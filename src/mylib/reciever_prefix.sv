==> flow/design.v <==
module reciever_prefix  (
	input	logic 	i_clk,		 
	input	logic	i_reset,     
	input	logic	i_rx_in,	 
	input   logic   i_rx_valid,  
	input   logic   i_clear,     
	output	logic	o_busy,      
	output	logic	o_done,      
	output  logic	o_fail,      
	output	logic 	o_word_type,  
	output 	logic 	o_data_bit    
);
    localparam int unsigned BUFFER_WIDTH = 8;
    localparam int unsigned IDX_SIZE = $clog2(BUFFER_WIDTH + 1);
    localparam logic [IDX_SIZE-1:0] IDX_MAX = IDX_SIZE'(BUFFER_WIDTH);
    logic [BUFFER_WIDTH-1:0] buffer = '0;
    logic [IDX_SIZE-1:0]     idx    = '0;
    logic [5:0] sync_pattern;   
    logic [1:0] data_bits;      
    assign sync_pattern = buffer[7:2];
    assign data_bits    = buffer[1:0];
    logic is_cmd_sync;
    logic is_data_sync;
    logic is_valid_data_bits;
    assign is_cmd_sync        = (sync_pattern == 6'b111_000);
    assign is_data_sync       = (sync_pattern == 6'b000_111);
    assign is_valid_data_bits = (data_bits == 2'b01) || (data_bits == 2'b10);
    always_ff @(posedge i_clk or posedge i_reset) begin
        if (i_reset) begin
            buffer <= '0;
            idx    <= '0;
        end
        else if (i_clear) begin
            buffer <= '0;
            idx    <= '0;
        end
        else if (i_rx_valid) begin
            buffer <= {buffer[BUFFER_WIDTH-2:0], i_rx_in};
            idx    <= idx + 1'b1;
        end
    end
    assign o_word_type = is_data_sync;               
    assign o_data_bit  = data_bits[1];               
    assign o_fail      = o_done && !((is_cmd_sync || is_data_sync) && is_valid_data_bits);
    assign o_busy = (idx < IDX_MAX);
    assign o_done = (idx == IDX_MAX);
endmodule 
Tool chain data of reciever_prefix
Tool output for the design above, in the order of the flow.
Line numbers count from 1 in the design file above.
Cell names lack the library's common part.
The mark -- stands for no value.
- design top: reciever_prefix
- clock port: i_clk
- cell library: sky130hd
- corner: tt_025C_1v80

Elaborated design
Counts by Yosys on the flattened word-level netlist (proc, flatten, opt, wreduce; memories kept). Register bits leave out memories and registers merged into their read ports (data or address). Print and check cells are left out. Cells with the same type and inputs are merged into one.
- output and inout bits: 5
- input port bits at 5
- register bits after elaboration at 12
- noted add/sub/neg operators: 1
- reductions and logical operators: 6
- order comparisons at 1
- noted multiplexer cells: 4
- equality and inequality tests at 5
- operators by type and width (operator ; number):
    8-bit two-way mux ; 2
    4-bit two-way mux ; 2
    6-bit by 3-bit == test with 1-bit output with constant B ; 1
    6-bit == test with constant B ; 1
    4-bit by 1-bit adder with 4-bit output with constant B ; 1
    4-bit less-than comparator with constant B ; 1
    4-bit == test with constant B ; 1
    1-bit logical AND ; 2
    1-bit logical OR ; 2
    2-bit by 1-bit == test with 1-bit output with constant B ; 1
    2-bit == test with constant B ; 1
    2-bit nonzero test ; 1
    1-bit logical NOT ; 1

Logic depth
Depth = most cells in a row (Yosys ltp): at word level without a register or memory, in the mapped netlist without a sequential cell, where the memories' decode and read muxes count.
- depth in word-level cells: 5
- noted ABC_AREA: 1
- mapped depth: 5
- noted gate-level depth less buffers: 5

After synthesis
The flow's flattened synthesis, as Yosys stat reports it; memories are mapped. The netlist is that of the ABC_AREA named above (0 if unset); the other value can give another one.
Totals and module areas in this step are rounded.
- noted cells in the netlist: 69
- chip area (Yosys) at 574 µm²
- mapped flip-flops: 12
- sequential part of the area: 300 µm²
- cell types (cell type ; number ; area in all (µm²)):
    dfrtp_1 ; 12 ; 300.288
    inv_1 ; 18 ; 67.565
    o22ai_1 ; 6 ; 37.536
    nand2_1 ; 8 ; 30.029
    nand3_1 ; 6 ; 30.029
    ha_1 ; 2 ; 25.024
    a21oi_1 ; 4 ; 20.019
    nor2_1 ; 5 ; 18.768
    nor2_2 ; 2 ; 12.512
    o21ai_0 ; 2 ; 10.01
    o21ai_1 ; 2 ; 10.01
    xor2_1 ; 1 ; 8.758
    inv_2 ; 1 ; 3.754

Path before layout
Source: OpenSTA report_checks on the synthesized netlist (no wires, ideal clock, input and output delay 20% of the period each), path of least setup slack; recovery checks are left aside. Register names are those of the netlist, which keeps one name where synthesis merged equal registers.
- kind: flip-flop to output port
- from: register idx[0]
- to: output o_fail
- noted delay of the path: 892 ps
- noted slack: 204 ps
- data arrival time at 892 ps
- noted period: 1370 ps
- noted output delay: 274 ps
- required time: 1096 ps
- time at the first pin: 0 ps
- stages on the path: 5
- synthesis period reached: 1166 ps
"delay of the path" is the arrival time less input delay plus setup time.
A path that ends at an output port has no setup time.
"stages on the path" counts driving pins, that of a launching flip-flop among them; a cell with two outputs on the path counts twice.
"synthesis period reached" = period - worst setup slack (recovery checks aside). The figure is calculated, with input and output delays left at 20% of the set period.
Between the ends stands the longest chain of elaborated cells between them, by number of cells; it is not shown to be the way that was timed. Of several equally long chains one is given.
Each line given opens the expression or statement behind the cell; cells for indexed reads and writes are added by Yosys, which also makes memories of some case tables.
A register here has more assigning lines than the two given.
- path through: dfrtp_1 > inv_1 > ha_1 > nand3_1 > a21oi_1
- noted cells in the longest elaborated chain: 2
- elaborated cells on any way between the ends: 2
- source lines of those cells: 2
- those cells by class: 1 x eq/ne; 1 x reduce/logical
- RTL lines, path after synthesis (item ; RTL line ; source):
    start: declaration ; 17 ; logic [IDX_SIZE-1:0]     idx    = '0;
    start: assignment ; 31 ; idx    <= '0;
    start: assignment ; 39 ; idx    <= idx + 1'b1;
    4-bit == test ; 46 ; assign o_done = (idx == IDX_MAX);
    1-bit logical AND ; 44 ; assign o_fail      = o_done && !((is_cmd_sync || is_data_sync) && is_valid_data_bits);
    end: declaration ; 9 ; output logic o_fail,

Timing after layout
From the final timing report of job 2: the path of least setup slack in the routed layout; clock arrival at registers is part of the times.
The path's times are printed in steps of 10 ps; the period is the one set.
- kind: flip-flop to output port
- from: register idx[0]
- to: output o_fail
- noted slack: -370 ps
- stages on the path: 6
- data arrival time at 1200 ps
- noted period: 1030 ps
- noted output delay: 210 ps
- time at the first pin: 270 ps
- required time: 820 ps
Between the ends stands the longest chain of elaborated cells between them, by number of cells; it is not shown to be the way that was timed. Of several equally long chains one is given.
A register here has more assigning lines than the two given.
- path through: dfrtp_1 > inv_2 > ha_4 > nand3_4 > a21oi_2 > buf_2
- noted cells in the longest elaborated chain: 2
- elaborated cells on any way between the ends: 2
- source lines of those cells: 2
- those cells by class: 1 x eq/ne; 1 x reduce/logical
- RTL lines, path after layout (item ; RTL line ; source):
    start: declaration ; 17 ; logic [IDX_SIZE-1:0]     idx    = '0;
    start: assignment ; 31 ; idx    <= '0;
    start: assignment ; 39 ; idx    <= idx + 1'b1;
    4-bit == test ; 46 ; assign o_done = (idx == IDX_MAX);
    1-bit logical AND ; 44 ; assign o_fail      = o_done && !((is_cmd_sync || is_data_sync) && is_valid_data_bits);
    end: declaration ; 9 ; output logic o_fail,

--- measured runs ---
Module reciever_prefix, platform sky130hd: 2 stored runs of the flow (Yosys, OpenROAD) with differing settings, in no particular order. Input and output delays are each 20% of the period that was set; the output load is 0.01 pF.
By "achieved clock period" is meant the clock period of the run minus its worst setup slack. This is arithmetic on one report: input and output delays are still those of the set period (20% each).
By "worst path time" is meant the share of the clock period that the worst setup path is allowed (20% is reserved at inputs, 20% at outputs), minus its slack. Clock arrival times at its registers enter into it.
"total design power": no workload was simulated; the value follows from the tool's default switching activity.
"worst path time" is known to 10 ps.
Results are given in rounded form.

Job 1
Settings were period_ns = 1.14; CORE_UTILIZATION = 54; SETUP_SLACK_MARGIN = 0.01; PLACE_DENSITY = 0.63; CORE_MARGIN = 10; CELL_PAD_IN_SITES_DETAIL_PLACEMENT = 2; CAP_MARGIN = 0; MIN_ROUTING_LAYER = met1; MAX_ROUTING_LAYER = met5; SLEW_MARGIN = 20
- stopped before the end: placement reported DPL-0033

Job 2
Settings were period_ns = 1.03; CORE_UTILIZATION = 37; SETUP_SLACK_MARGIN = -0.07; PLACE_DENSITY = 0.8; CORE_MARGIN = 2; ABC_AREA = 1; SLEW_MARGIN = 20; MAX_ROUTING_LAYER = met4; CAP_MARGIN = 20
- area of the standard cells in the finished layout: 927 µm²
- utilization after routing: 0.63
- noted the total design power: 1280 µW
- mapped cell area after synthesis at 574 µm²
- summed negative setup slack: -1220 ps
- noted the die footprint: 1880 µm²
- setup slack of the worst path at -373 ps
- noted the achieved clock period: 1403 ps
- worst path time at 1200 ps
- type of the worst setup path: flip-flop to output port
--- end ---
